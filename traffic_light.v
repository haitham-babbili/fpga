==> flow/design.v <==
module traffic_light
(
    input clk,rst,
    output reg[2:0] a,b  
);
localparam S0 = 6'b000001,
        S1 = 6'b000010,
        S2 = 6'b000100,
        S3 = 6'b001000,
        S4 = 6'b010000,
        S5 = 6'b100000;
localparam SEC5 = 4'd5, SCE1 =4'd1;
reg[3:0] count =1;
reg[5:0] state;
always @(posedge clk or posedge rst)
begin
if(rst ==1)
    begin
        state <= S0;
        count <= 1;
    end
else
    case(state)
        S0: if(count <= SEC5)
                begin
                    state <= S0;
                    count <= count+1;
                end
            else 
                begin
                    state <=S1;
                    count <= 1;
                end
        S1: if(coubt < SCE1)
                begin
                    state <= S1;
                    count <= count+1;
                end
            else
                begin
                    state <= S2;
                    count <= 1;
                end
        S2: if(coubt < SCE1)
                begin
                    state <= S2;
                    count <= count+1;
                end
            else
                begin
                    state <= S3;
                    count <= 1;
                end
        S3: if(count <= SEC5)
                begin
                    state <= S3;
                    count <= count+1;
                end
            else 
                begin
                    state <=S4;
                    count <= 1;
                end
        S4: if(coubt < SCE1)
                begin
                    state <= S4;
                    count <= count+1;
                end
            else
                begin
                    state <= S5;
                    count <= 1;
                end
        S2: if(coubt < SCE1)
                begin
                    state <= S5;
                    count <= count+1;
                end
            else
                begin
                    state <= S0;
                    count <= 1;
                end
        default state = S0;
    endcase
end
always @(*)  
begin
    case (state)
        S0: begin a <= 3'b001; b <= 3'b100; end   
        S1: begin a <= 3'b010; b <= 3'b100; end
        S2: begin a <= 3'b100; b <= 3'b100; end
        S3: begin a <= 3'b100; b <= 3'b001; end
        S4: begin a <= 3'b100; b <= 3'b010; end
        S5: begin a <= 3'b100; b <= 3'b100; end
        default begin a <= 3'b100; b <= 3'b100; end
    endcase
end
endmodule
From RTL to reports: traffic_light
The steps from the RTL of traffic_light to its reports follow in flow order.
Line numbers count from 1 in the design file above.
Cell names lack the library's common part.
Not given: --

set-up
  top = traffic_light
  clock port = clk
  standard-cell library = sky130hd
  corner = tt_025C_1v80

After elaboration
Yosys after proc, flatten, opt, wreduce and memory -nomap, before mapping. Memory bits, and registers merged into a memory's read port (data or address), are not among the register bits. Print and check cells are not counted. Equal cells are merged and count once.

operators by class
  $lt $le $gt $ge = 2
  muxes and demuxes = 11
  eq/ne operators = 5
  reductions and logical operators = 3
  add/subtract/negate cells = 1

operators by type and width
  kind                                                             number
  parallel mux 6 bit (select 5 bit)                                1
  parallel mux 3 bit (select 2 bit)                                2
  2-to-1 mux 4 bit                                                 3
  parallel mux 4 bit (select 2 bit)                                1
  == test 6 x 1 -> 1 bit (second input constant)                   1
  == test 6 x 2 -> 1 bit (second input constant)                   1
  == test 6 x 3 -> 1 bit (second input constant)                   1
  == test 6 x 4 -> 1 bit (second input constant)                   1
  == test 6 x 5 -> 1 bit (second input constant)                   1
  2-to-1 mux 6 bit                                                 1
  nonzero test 5 bit                                               1
  2-to-1 mux 5 bit                                                 1
  adder 4 x 1 -> 4 bit (second input constant)                     1
  less-or-equal comparator 4 x 3 -> 1 bit (second input constant)  1
  OR reduction 3 bit                                               1
  2-to-1 mux 3 bit                                                 1
  OR reduction 2 bit                                               1
  2-to-1 mux 2 bit                                                 1
  < comparator 1 bit (second input constant)                       1

bit counts
  input bits = 2
  elaborated cells = 24
  output and inout port bits = 6
  bits in registers = 10

Logic depth
Longest topological path by Yosys (ltp), each cell counted once; first at word level (registers and memories cut), then after technology mapping (sequential cells cut; the memories' decode and read muxes count).

logic depth
  depth after elaboration = 3
  ABC_AREA = 0
  depth in mapped cells = 5
  gate-level depth less buffers = 5

Netlist
Yosys stat after the flow's synthesis: flattened, memories mapped to cells. It holds for the ABC_AREA given above (unset counts as 0); a run with the other value may have another netlist.
Totals and module areas in this step are rounded.

mapped netlist
  sequential part of the area = 200 um^2
  buffer cells = 4
  standard cells after synthesis = 46
  flip-flop cells = 8
  mapped area = 460 um^2

cell types
  cell      number  total area (um^2)
  dfrtp_1   6       150.144
  dfstp_2   2       52.55
  ha_1      3       37.536
  nor2_1    5       18.768
  o22a_1    2       17.517
  a21o_1    2       15.014
  clkbuf_1  4       15.014
  nor3b_2   1       12.512
  nor4_2    1       12.512
  inv_1     3       11.261
  a221o_1   1       10.01
  mux2i_1   1       10.01
  o21ai_0   2       10.01
  a22o_1    1       8.758
  a211oi_1  1       7.507
  and2_2    1       7.507
  o211ai_1  1       7.507
  o31ai_1   1       7.507

Not listed: further types 8, cells in them 8.

Worst setup path after synthesis
OpenSTA on the mapped netlist: ideal clock, no wires. The path of least setup slack (recovery checks aside). Input and output delay are each 20% of the period. Register names are those of the netlist, which keeps one name where synthesis merged equal registers.

timing path after synthesis
  path type = register -> register
  start point = reg count[0]
  end point = reg count[1]
  buffers on the path = 0
  arrival = 1.271 ns
  setup time = 0.121 ns
  path slack = 0.358 ns
  clock period = 1.75 ns
  delay of the path = 1.392 ns
  stages = 6
  launch time at the first pin = 0.000 ns
  required time = 1.629 ns
  synthesis period reached = 1.392 ns

"delay of the path" = arrival - input delay + setup time.
"stages" counts driving pins, that of a launching flip-flop among them; a cell with two outputs on the path counts twice.
"synthesis period reached" is the clock period less the worst setup slack; recovery checks do not enter. This is arithmetic on one report: input and output delays are still those of the set period (20% each).
Between the ends stands the longest chain of elaborated cells between them, by number of cells; it is not shown to be the way that was timed. Of several equally long chains one is given.
A line is the first line of the expression or statement that the cell stems from. Yosys adds cells for indexed reads and writes and turns some case tables into memories.
At most two assigning lines are given for a register; there are more.

on the way, after synthesis
  cells stage by stage = dfstp_2 -> inv_1 -> ha_1 -> nor3b_2 -> o31ai_1 -> a22o_1
  length of the longest elaborated chain = 3
  elaborated cells between the ends (all ways) = 5
  those cells by class = add/sub (1); compare (1); mux (3)

RTL lines, path after synthesis
  item                               RTL line  RTL
  start, declared                    13        reg[3:0] count =1;
  start, assigned                    27        count <= count+1;
  start, assigned                    37        count <= count+1;
  adder 4 x 1 -> 4 bit               37
  2-to-1 mux 4 bit                   34        S1: if(coubt < SCE1)
  parallel mux 4 bit (select 2 bit)  23        case(state)
  end, assigned                      27
  end, assigned                      37
  end, declared                      13

Path in the finished layout
From the final timing report of entry A: the path of least setup slack in the routed layout; clock arrival at registers is part of the times.

timing path after layout
  path type = register -> output
  start point = reg state[5]
  end point = out a[1]
  stages = 2
  path slack = -0.07 ns
  buffers on the path = 1
  clock period = 1.51 ns
  required time = 1.21 ns
  launch time at the first pin = 0.25 ns
  external output delay = 0.30 ns
  arrival = 1.28 ns

Between the ends stands the longest chain of elaborated cells between them, by number of cells; it is not shown to be the way that was timed. Of several equally long chains one is given.
At most two assigning lines are given for a register; there are more.

on the way, after layout
  cells stage by stage = dfrtp_1 -> clkdlybuf4s50_1
  length of the longest elaborated chain = 2
  elaborated cells between the ends (all ways) = 3
  those cells by class = eq/ne (2); mux (1)

RTL lines, path after layout
  item                               RTL line  RTL
  start, declared                    14        reg[5:0] state;
  start, assigned                    19        state <= S0;
  start, assigned                    26        state <= S0;
  == test 6 x 2 -> 1 bit             89        case (state)
  parallel mux 3 bit (select 2 bit)  89
  end, declared                      4         output reg[2:0] a,b

Wiki page: traffic_light / flow data

Design traffic_light on sky130hd. What follows are 2 stored runs of the flow, each under its own settings; their order means nothing. The constraints put input and output delay at 20% of the set period each and load the outputs with 0.01 pF.
"period reached" = clock period - worst setup slack. The figure is calculated, with input and output delays left at 20% of the set period.
"time used up by the worst setup path" means the part of the period allowed to the worst setup path (the constraints hold back 20% at inputs and 20% at outputs) less its slack; where the path has registers, the arrival times of their clocks count too.
"total power of the final layout" rests on the timing tool's default activity at the inputs, not on a simulated workload.
Measured values are rounded.
Settings: . = not set for that run.

item                                       entry A             entry B
period_ns                                  1.51                2.63
SETUP_SLACK_MARGIN                         -0.15               -0.04
CAP_MARGIN                                 20                  20
CORE_MARGIN                                2                   2
CORE_UTILIZATION                           40                  23
SLEW_MARGIN                                20                  25
PLACE_DENSITY                              .                   0.68
CORE_ASPECT_RATIO                          .                   1.44
CELL_PAD_IN_SITES_DETAIL_PLACEMENT         .                   1
GPL_TIMING_DRIVEN                          .                   0
setup slack of the worst path (ns)         -0.069              0.62
post-layout utilization                    0.54                0.31
time used up by the worst setup path (ns)  1.28                1.49
critical path kind                         register -> output  register -> output
summed negative setup slack (ns)           -0.069              0.000
total power of the final layout (uW)       380                 230
area of the die (um^2)                     1400                2400
period reached (ns)                        1.579               2.015
area of the synthesized netlist (um^2)     460                 460
standard-cell area after layout (um^2)     580                 580
